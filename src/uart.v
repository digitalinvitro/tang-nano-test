==> flow/design.v <==
module serial_rx(
    input reset,
    input clk,
    input rx,
    output [7:0]rxbyte,
    output ready
);
parameter RCONST =  208;  
reg [8:0]shift_reg = 0;      
reg [7:0]cnt = 0;            
reg recv_edge = 1'b0;
reg RDY = 1'b1;
wire RXMx = (RDY)? rx : shift_reg[0];
wire RSTT = ({RDY, RXMx} == 2'b11)? 1'b1 : 1'b0;
wire recv_edge_t = (cnt == ((RCONST/2) - 1));
wire recv_time = (cnt == RCONST);
assign rxbyte = shift_reg[7:0];
assign ready = RSTT & recv_edge;
always@(posedge clk or posedge reset) begin
    if(reset)
       recv_edge <= 1'b0;
    else
       recv_edge <= recv_edge_t;
end
always@(posedge recv_edge or posedge reset) begin
    if(reset) begin
        shift_reg <= 0;
        RDY <= 1'b1;
    end else begin
      RDY <= RXMx;
      if(RDY) 
          shift_reg <= 9'b1_0000_0000;
      else
          shift_reg[8:0] <= {rx|RDY, shift_reg[8:1]};
    end
end
always@(posedge clk or posedge reset) begin
    if(reset)
        cnt <= 0;
    else
        cnt <= (recv_time | RSTT)? 0 : (cnt + 1'b1);    
end
endmodule
module serial_tx(
    input reset, 
    input clk,
    input [7:0]sbyte,
    input send,
    output tx,
    output busy
    );
parameter RCONST = 209;  
reg [9:0]send_reg = 10'b1_11111111_1;
reg [7:0]send_cnt = 0;
wire send_time = (send_cnt == RCONST);
assign tx = send_reg[0];
wire   [7:0]equ  = {8{send_reg[9]}} ^ send_reg[8:1];
wire   bsy = !(|equ);
assign busy = |equ;
always@(posedge clk or posedge reset) begin
     if(reset)
       send_cnt <= 0;
     else
       send_cnt <= (send_time | send)? 0 : (send_cnt + 1'b1); 
end
always@(posedge clk or posedge reset)
begin
  if(reset)
    send_reg[9:0] <= 10'b1_11111111_1; 
  else begin
      if(send | send_time) begin 
            send_reg[8:1] <= (send)? sbyte : send_reg[9:2];
            send_reg[0] <= (send)? 1'b0 : send_reg[1]|bsy;
      end
      if(send) begin
            send_reg[9] <= !sbyte[7];
      end
  end
end
endmodule 
* Reports on serial_tx
Tool output for the design above, in the order of the flow.
Line numbers count from 1 in the design file above.
Cell names lack the library's common part.
A cell with - has no value.
- Top module :: serial_tx
- Clock :: clk
- Cell library :: sky130hd
- Corner :: tt_025C_1v80

* Word level
Source: Yosys, flattened and elaborated, memories not mapped. Widths are those after wreduce; folded enables and synchronous resets count as part of the registers. Registers that Yosys merges into a memory's read port (data or address) are not register bits. Print and check cells do not count. Equal cells are merged and count once.
- Register bits :: 18
- Input bits :: 11
- Output and inout port bits :: 2
- Add/subtract/negate cells :: 1
- Eq/ne operators :: 1
- Multiplexer cells :: 3
- Bitwise gates (word level) :: 3
- Reduce/logical cells :: 3
** Operators by type and width (number)
- two-way mux 8 bit :: 2
- adder 8 x 1 -> 8 bit with constant B :: 1
- == test 8 bit with constant B :: 1
- bitwise XOR 8 bit :: 1
- OR reduction 8 bit :: 1
- bitwise OR 1 bit :: 2
- zero test 1 bit :: 2
- two-way mux 1 bit :: 1

* Depth
Depth = most cells in a row (Yosys ltp): at word level without a register or memory, in the mapped netlist without a sequential cell, where the memories' decode and read muxes count.
- Depth in word-level cells :: 5
- ABC_AREA :: 0
- Gate-level depth with buffers :: 6

* Synthesis result
Source: synth_stat.txt of the flow (Yosys; design flattened, memories mapped). It holds for the ABC_AREA given above (unset counts as 0); a run with the other value may have another netlist.
The area totals of this step are shown rounded.
** Cell types
- dfstp_2 :: number 10, area in all 262.752 um^2
- dfrtp_1 :: number 8, area in all 200.192 um^2
- a221o_1 :: number 4, area in all 40.038 um^2
- a221o_2 :: number 3, area in all 33.782 um^2
- a21oi_1 :: number 6, area in all 30.029 um^2
- nor2_1 :: number 8, area in all 30.029 um^2
- ha_1 :: number 2, area in all 25.024 um^2
- nand3_1 :: number 5, area in all 25.024 um^2
- nor2b_1 :: number 4, area in all 25.024 um^2
- buf_6 :: number 2, area in all 22.522 um^2
- nor3_1 :: number 4, area in all 20.019 um^2
- o21ai_0 :: number 4, area in all 20.019 um^2
- inv_1 :: number 5, area in all 18.768 um^2
- nand4_1 :: number 3, area in all 18.768 um^2
- nor3b_4 :: number 1, area in all 18.768 um^2
- or3_1 :: number 3, area in all 18.768 um^2
- xor2_1 :: number 2, area in all 17.517 um^2
- o21ai_4 :: number 1, area in all 16.266 um^2
Other cell types: 16; their cells: 21.
- Cell count :: 96
- Mapped area :: 1002 um^2
- Sequential area :: 462.9 um^2
- Flip-flops :: 18
- Buffer cells :: 5

* Path before layout
OpenSTA on the mapped netlist: ideal clock, no wires. The path of least setup slack (recovery checks aside). Input and output delay are each 20% of the period. Register names are those of the netlist, which keeps one name where synthesis merged equal registers.
- Path type :: reg-to-output
- Start point :: reg send_reg[4]
- End point :: out busy
- Period :: 1.42 ns
- Output delay :: 0.284 ns
- Launch time at the first pin :: 0.000 ns
- Arrival time :: 1.157 ns
- Required time :: 1.136 ns
- Path slack :: -0.021 ns
- Path delay :: 1.157 ns
- Stages on the path :: 4
- Period reached after synthesis :: 1.441 ns
"path delay" = arrival - input delay + setup time.
A path that ends at an output port has no setup time.
"stages on the path" counts driving pins, that of a launching flip-flop among them; a cell with two outputs on the path counts twice.
"period reached after synthesis" is the clock period less the worst setup slack; recovery checks do not enter. This is arithmetic on one report: input and output delays are still those of the set period (20% each).
Between the ends stands the longest chain of elaborated cells between them, by number of cells; it is not shown to be the way that was timed. Of several equally long chains one is given.
A line is the first line of the expression or statement that the cell stems from. Yosys adds cells for indexed reads and writes and turns some case tables into memories.
- Cell sequence :: dfstp_2 -> or4_1 -> nor3_1 -> nor2_1
- Cells in the longest elaborated chain :: 2
- Elaborated cells between the ends (all ways) :: 2
- Those cells by class :: logic: 1; reduce/logical: 1
** RTL lines, path post-synthesis
- start, declared :: line 53 : reg [9:0]send_reg = 10'b1_11111111_1;
- start, assigned :: line 69 : send_reg[9:0] <= 10'b1_11111111_1;
- start, assigned :: line 72 : send_reg[8:1] <= (send)? sbyte : send_reg[9:2];
- bitwise XOR 8 bit :: line 57 : wire   [7:0]equ  = {8{send_reg[9]}} ^ send_reg[8:1];
- OR reduction 8 bit :: line 59 : assign busy = |equ;
- end, declared :: line 50 : output busy

* Timing after layout
From the final timing report of stored run 1: the path of least setup slack in the routed layout; clock arrival at registers is part of the times.
- Path type :: reg-to-output
- Start point :: reg send_reg[6]
- End point :: out busy
- Period :: 1.43 ns
- Output delay :: 0.29 ns
- Launch time at the first pin :: 0.29 ns
- Arrival time :: 1.57 ns
- Required time :: 1.14 ns
- Path slack :: -0.42 ns
- Stages on the path :: 5
Between the ends stands the longest chain of elaborated cells between them, by number of cells; it is not shown to be the way that was timed. Of several equally long chains one is given.
- Cell sequence :: dfstp_2 -> or4_4 -> nor3_2 -> nor2_1 -> buf_2
- Cells in the longest elaborated chain :: 2
- Elaborated cells between the ends (all ways) :: 2
- Those cells by class :: logic: 1; reduce/logical: 1
** RTL lines, path after layout
- start, declared :: line 53 : reg [9:0]send_reg = 10'b1_11111111_1;
- start, assigned :: line 69 : send_reg[9:0] <= 10'b1_11111111_1;
- start, assigned :: line 72 : send_reg[8:1] <= (send)? sbyte : send_reg[9:2];
- bitwise XOR 8 bit :: line 57 : wire   [7:0]equ  = {8{send_reg[9]}} ^ send_reg[8:1];
- OR reduction 8 bit :: line 59 : assign busy = |equ;
- end, declared :: line 50 : output busy

Memo
Re: implementation data of serial_tx

Stored flow runs of serial_tx (2 of them; Yosys, OpenROAD, sky130hd). They differ in their settings and are not a sequence. Constraints: input delay and output delay 20% of the set period each, output load 0.01 pF.
"power" is the tool's figure for a default switching activity; nothing was simulated.
The results are shown rounded.

** Stored run 1
- Settings :: period_ns=1.43; CAP_MARGIN=20; CORE_MARGIN=2; CORE_UTILIZATION=40; SLEW_MARGIN=20
- Chip area after synthesis (Yosys) :: 1,002 um^2
- Setup slack of the critical path :: -0.425 ns
- Post-layout utilization :: 60.2%
- Post-route setup TNS :: -1.368 ns
- Area inside the die boundary :: 2,922 um^2
- Power :: 0.001148 W

** Stored run 2
- Settings :: period_ns=2.37; CORE_UTILIZATION=32; PLACE_DENSITY_LB_ADDON=0.19; CORE_ASPECT_RATIO=0.51; TNS_END_PERCENT=85; GPL_ROUTABILITY_DRIVEN=0; CTS_CLUSTER_SIZE=62; CTS_CLUSTER_DIAMETER=26; CAP_MARGIN=5; SLEW_MARGIN=5; MIN_ROUTING_LAYER=met2; MAX_ROUTING_LAYER=met5; CORE_MARGIN=2
- Chip area after synthesis (Yosys) :: 1,002 um^2
- Setup slack of the critical path :: 0.335 ns
- Post-layout utilization :: 40.9%
- Post-route setup TNS :: 0.000 ns
- Area inside the die boundary :: 3,621 um^2
- Power :: 0.0007066 W
